==> flow/design.v <==
module fifo #(
    parameter WIDTH = 8,
    parameter DEPTH_LOG2 = 2  
) (
    input  logic               clk,
    input  logic               rst_n,
    input  logic               push_valid,
    input  logic [WIDTH - 1:0] push_data,
    output logic               push_ready,
    output logic               pop_valid,
    output logic [WIDTH - 1:0] pop_data,
    input  logic               pop_ready
);
generate
    if (DEPTH_LOG2 == 0) begin : single_element_fifo
        logic fifo_full; 
        assign push_ready = ~fifo_full || (fifo_full && pop_ready); 
        assign pop_valid  = fifo_full;                              
        always @(posedge clk or negedge rst_n) begin
            if (!rst_n) begin
                fifo_full <= 1'b0;
                pop_data <= 'x;
            end else begin
                if (push_valid && pop_ready) begin
                    pop_data <= push_data; 
                    fifo_full <= 1'b1;     
                end
                else if (push_valid && ~fifo_full) begin
                    pop_data <= push_data; 
                    fifo_full <= 1'b1;     
                end
                else if (pop_ready && fifo_full) begin
                    fifo_full <= 1'b0;     
                    pop_data <= 'x;        
                end
            end
        end
    end else begin : multi_element_fifo
        logic [(DEPTH_LOG2 != 0 ? DEPTH_LOG2 - 1 : 0):0] front;
        logic [(DEPTH_LOG2 != 0 ? DEPTH_LOG2 - 1 : 0):0] back;
        logic [(DEPTH_LOG2 + 1):0] count;
        logic [WIDTH - 1:0] q[0:(1 << DEPTH_LOG2)-1];
        logic [(DEPTH_LOG2 + 1):0] new_count;
        logic [(DEPTH_LOG2 != 0 ? DEPTH_LOG2 - 1 : 0):0] new_front;
        logic temp_pop_valid;
        assign new_count = count + (push_valid ? 1 : 0) - (pop_ready ? 1 : 0);
        assign new_front = front + (pop_ready && count != 0 ? 1 : 0);
        always @(posedge clk or negedge rst_n) begin
            if (!rst_n) begin
                front <= 0;
                back <= 0;
                pop_valid <= 1'b0;
                pop_data <= 'x;
                count <= 0;
                push_ready <= 1'b1;
            end else begin
                if (push_valid && new_count <= (1 << DEPTH_LOG2)) begin
                    q[back] <= push_data;
                    back <= (back + 1);
                end
                front <= new_front;
                count <= new_count;
                push_ready <= new_count < (1 << DEPTH_LOG2);
                temp_pop_valid = new_count != 0 || push_valid;
                pop_valid <= temp_pop_valid;
                pop_data <= temp_pop_valid ? (new_front == back && push_valid ? push_data : q[new_front]) : 'x;
            end
        end
    end
endgenerate
endmodule
module trigger_counter #(
    parameter WIDTH = 8
) (
  input logic clk,
  input logic rst_n,
  input  logic [WIDTH-1:0] delta,
  output logic             delta_ready,
  input  logic             pop_ready,
  output logic             pop_valid
);
logic [WIDTH-1:0] count;
logic [WIDTH-1:0] temp;
logic [WIDTH-1:0] new_count;
assign temp = count + delta;
assign new_count = temp >= (pop_ready ? 1 : 0) ? temp - (pop_ready ? 1 : 0) : 0;
always @(posedge clk or negedge rst_n) begin
  if (!rst_n) begin
    count <= '0;
  end else begin
    delta_ready <= new_count != {WIDTH{1'b1}};
    count <= new_count;
    pop_valid <= (new_count != 0 || delta != 0);
  end
end
endmodule
# Tool chain data of trigger_counter
# What the tools print for trigger_counter, step after step.
# Line numbers count from 1 in the design file above.
# Not given: --
[inputs]
top = "trigger_counter"
clk_port = "clk"
library = "sky130hd"
lib_corner = "tt_025C_1v80"

# After elaboration
# Counts by Yosys on the flattened word-level netlist (proc, flatten, opt, wreduce; memories kept). Register bits leave out memories and registers merged into their read ports (data or address); mux counts leave out enables and synchronous resets folded into registers. Print and check cells are left out. Cells with the same type and inputs are merged into one.
[classes]
add_sub_neg = 2
n_cmp = 1
eq_ne = 1
mux = 2
reduce_logical = 3
[ops]
columns = ["op", "count"]
rows = [
  ["8-bit by 32-bit greater-or-equal comparator with 1-bit output", 1],
  ["8-bit nonzero test", 2],
  ["8-bit by 1-bit subtractor with 8-bit output", 1],
  ["8-bit adder", 1],
  ["8-bit != test with constant B", 1],
  ["8-bit two-way mux", 1],
  ["1-bit logical OR", 1],
  ["1-bit two-way mux", 1],
]
[word_totals]
ff_bits = 10
inputBits = 11
out_inout_bits = 2
wordCells = 12

# Logic depth
# Longest topological path by Yosys (ltp), each cell counted once; first at word level (registers and memories cut), then after technology mapping (sequential cells cut; the memories' decode and read muxes count).
[depth]
depth_word = 5
ABC_AREA = 0
ltp_mapped = 9

# Mapped cells and area
# The flow's flattened synthesis, as Yosys stat reports it; memories are mapped. The netlist is that of the ABC_AREA named above (0 if unset); the other value can give another one.
# The area totals of this step are shown rounded.
[types]
columns = ["cell", "count"]
rows = [
  ["sky130_fd_sc_hd__dfrtp_1", 8],
  ["sky130_fd_sc_hd__ha_1", 9],
  ["sky130_fd_sc_hd__edfxtp_1", 2],
  ["sky130_fd_sc_hd__nor2_1", 11],
  ["sky130_fd_sc_hd__a21oi_1", 8],
  ["sky130_fd_sc_hd__xnor2_1", 4],
  ["sky130_fd_sc_hd__xor2_1", 4],
  ["sky130_fd_sc_hd__o311ai_4", 1],
  ["sky130_fd_sc_hd__and3_1", 4],
  ["sky130_fd_sc_hd__nand4_1", 4],
  ["sky130_fd_sc_hd__fa_1", 1],
  ["sky130_fd_sc_hd__inv_1", 5],
  ["sky130_fd_sc_hd__nor2b_1", 3],
  ["sky130_fd_sc_hd__a211o_1", 2],
  ["sky130_fd_sc_hd__o311ai_2", 1],
  ["sky130_fd_sc_hd__a221oi_2", 1],
  ["sky130_fd_sc_hd__nand3_1", 3],
  ["sky130_fd_sc_hd__nor3_1", 3],
]
# Other cell types: 22; their cells: 27.
[synth_totals]
cell_count = 101
yosys_area_um2 = 942
seq_area_um2 = 260
ff_cells = 10
n_buf = 2

# Path before layout
# OpenSTA on the mapped netlist: ideal clock, no wires. The path of least setup slack (recovery checks aside). Input and output delay are each 20% of the period. Register names are those of the netlist, which keeps one name where synthesis merged equal registers.
[synth_path]
kind = "input-to-reg"
startpoint = "in delta[0]"
endpoint = "reg delta_ready"
tclk_ns = 3.06
input_delay_ns = 0.612
arrival_ns = 2.687
required_ns = 2.789
path_slack_ns = 0.102
path_delay_ns = 2.346
path_stages = 8
path_buffers = 0
synth_period_reached_ns = 2.958
# "path_delay_ns" = arrival - input delay + setup time.
# "path_stages" counts driving pins, that of a launching flip-flop among them; a cell with two outputs on the path counts twice.
# "synth_period_reached_ns" = period - worst setup slack (recovery checks aside). The figure is calculated, with input and output delays left at 20% of the set period.
# The rows between start and end are the longest chain of elaborated cells between them; the timing report does not say that the signal goes this way. Where chains are equally long, one stands for them.
# Each line given opens the expression or statement behind the cell; cells for indexed reads and writes are added by Yosys, which also makes memories of some case tables.
[synth_between]
path_cell_list = "sky130_fd_sc_hd__ha_1 -> sky130_fd_sc_hd__fa_1 -> sky130_fd_sc_hd__a211o_1 -> sky130_fd_sc_hd__and3_4 -> sky130_fd_sc_hd__o311ai_2 -> sky130_fd_sc_hd__nor4_1 -> sky130_fd_sc_hd__a2111oi_0 -> sky130_fd_sc_hd__nand4_1"
elab_chain_len = 4
cells_between = 5
lines_between = 3
classes_between = "add/sub (2); compare (1); eq/ne (1); mux (1)"
[synth_rtl]
columns = ["element", "line_no", "source"]
rows = [
  ["start: declaration", 77, "input  logic [WIDTH-1:0] delta,"],
  ["8-bit adder", 85, "assign temp = count + delta;"],
  ["8-bit by 1-bit subtractor with 8-bit output", 86, "assign new_count = temp >= (pop_ready ? 1 : 0) ? temp - (pop_ready ? 1 : 0) : 0;"],
  ["8-bit two-way mux", 86, ""],
  ["8-bit != test", 91, "delta_ready <= new_count != {WIDTH{1'b1}};"],
  ["end: assignment", 91, ""],
  ["end: declaration", 78, "output logic             delta_ready,"],
]

# Path in the finished layout
# Path of least setup slack in the final report of flow run 1 (OpenROAD, finished layout, wires in). Where an end is a register, its clock arrival counts in the times.
[layout_path]
kind = "input-to-reg"
startpoint = "in delta[0]"
endpoint = "reg delta_ready"
tclk_ns = 6.32
input_delay_ns = 1.26
arrival_ns = 4.00
required_ns = 6.32
path_slack_ns = 2.32
path_stages = 9
path_buffers = 1
# The rows between start and end are the longest chain of elaborated cells between them; the timing report does not say that the signal goes this way. Where chains are equally long, one stands for them.
[layout_between]
path_cell_list = "sky130_fd_sc_hd__clkdlybuf4s50_1 -> sky130_fd_sc_hd__ha_1 -> sky130_fd_sc_hd__fa_1 -> sky130_fd_sc_hd__a211o_1 -> sky130_fd_sc_hd__and3_4 -> sky130_fd_sc_hd__o311ai_2 -> sky130_fd_sc_hd__nor4_1 -> sky130_fd_sc_hd__a2111oi_0 -> sky130_fd_sc_hd__nand4_1"
elab_chain_len = 4
cells_between = 5
lines_between = 3
classes_between = "add/sub (2); compare (1); eq/ne (1); mux (1)"
[layout_rtl]
columns = ["element", "line_no", "source"]
rows = [
  ["start: declaration", 77, "input  logic [WIDTH-1:0] delta,"],
  ["8-bit adder", 85, "assign temp = count + delta;"],
  ["8-bit by 1-bit subtractor with 8-bit output", 86, "assign new_count = temp >= (pop_ready ? 1 : 0) ? temp - (pop_ready ? 1 : 0) : 0;"],
  ["8-bit two-way mux", 86, ""],
  ["8-bit != test", 91, "delta_ready <= new_count != {WIDTH{1'b1}};"],
  ["end: assignment", 91, ""],
  ["end: declaration", 78, "output logic             delta_ready,"],
]

# 2 stored runs of trigger_counter in the flow (synthesis by Yosys, layout by OpenROAD, sky130hd cells), in arbitrary order. Constraints: input delay and output delay 20% of the set period each, output load 0.01 pF.
# "power_total_uw" rests on the timing tool's default activity at the inputs, not on a simulated workload.
# Measured values are rounded.

[[run]]
name = "flow run 1"
[run.settings]
period_ns = 6.32
CAP_MARGIN = 20
CORE_MARGIN = 2
CORE_UTILIZATION = 40
SLEW_MARGIN = 20
[run.results]
power_total_uw = 579
die_um2 = 2760
yosys.chip_area_um2 = 942
final_stdcell_area_um2 = 1110
fin_ws_ns = 2.32

[[run]]
name = "flow run 2"
[run.settings]
period_ns = 2.41
CORE_UTILIZATION = 26
SETUP_SLACK_MARGIN = 0.55
PLACE_DENSITY_LB_ADDON = 0.2
CORE_MARGIN = 7
ABC_AREA = 1
GPL_TIMING_DRIVEN = 1
GPL_ROUTABILITY_DRIVEN = 0
CAP_MARGIN = 5
SLEW_MARGIN = 0
MIN_ROUTING_LAYER = "met1"
MAX_ROUTING_LAYER = "met4"
[run.results]
die_um2 = 6260
power_total_uw = 2490
final_stdcell_area_um2 = 1760
yosys.chip_area_um2 = 1100
fin_ws_ns = 0.045
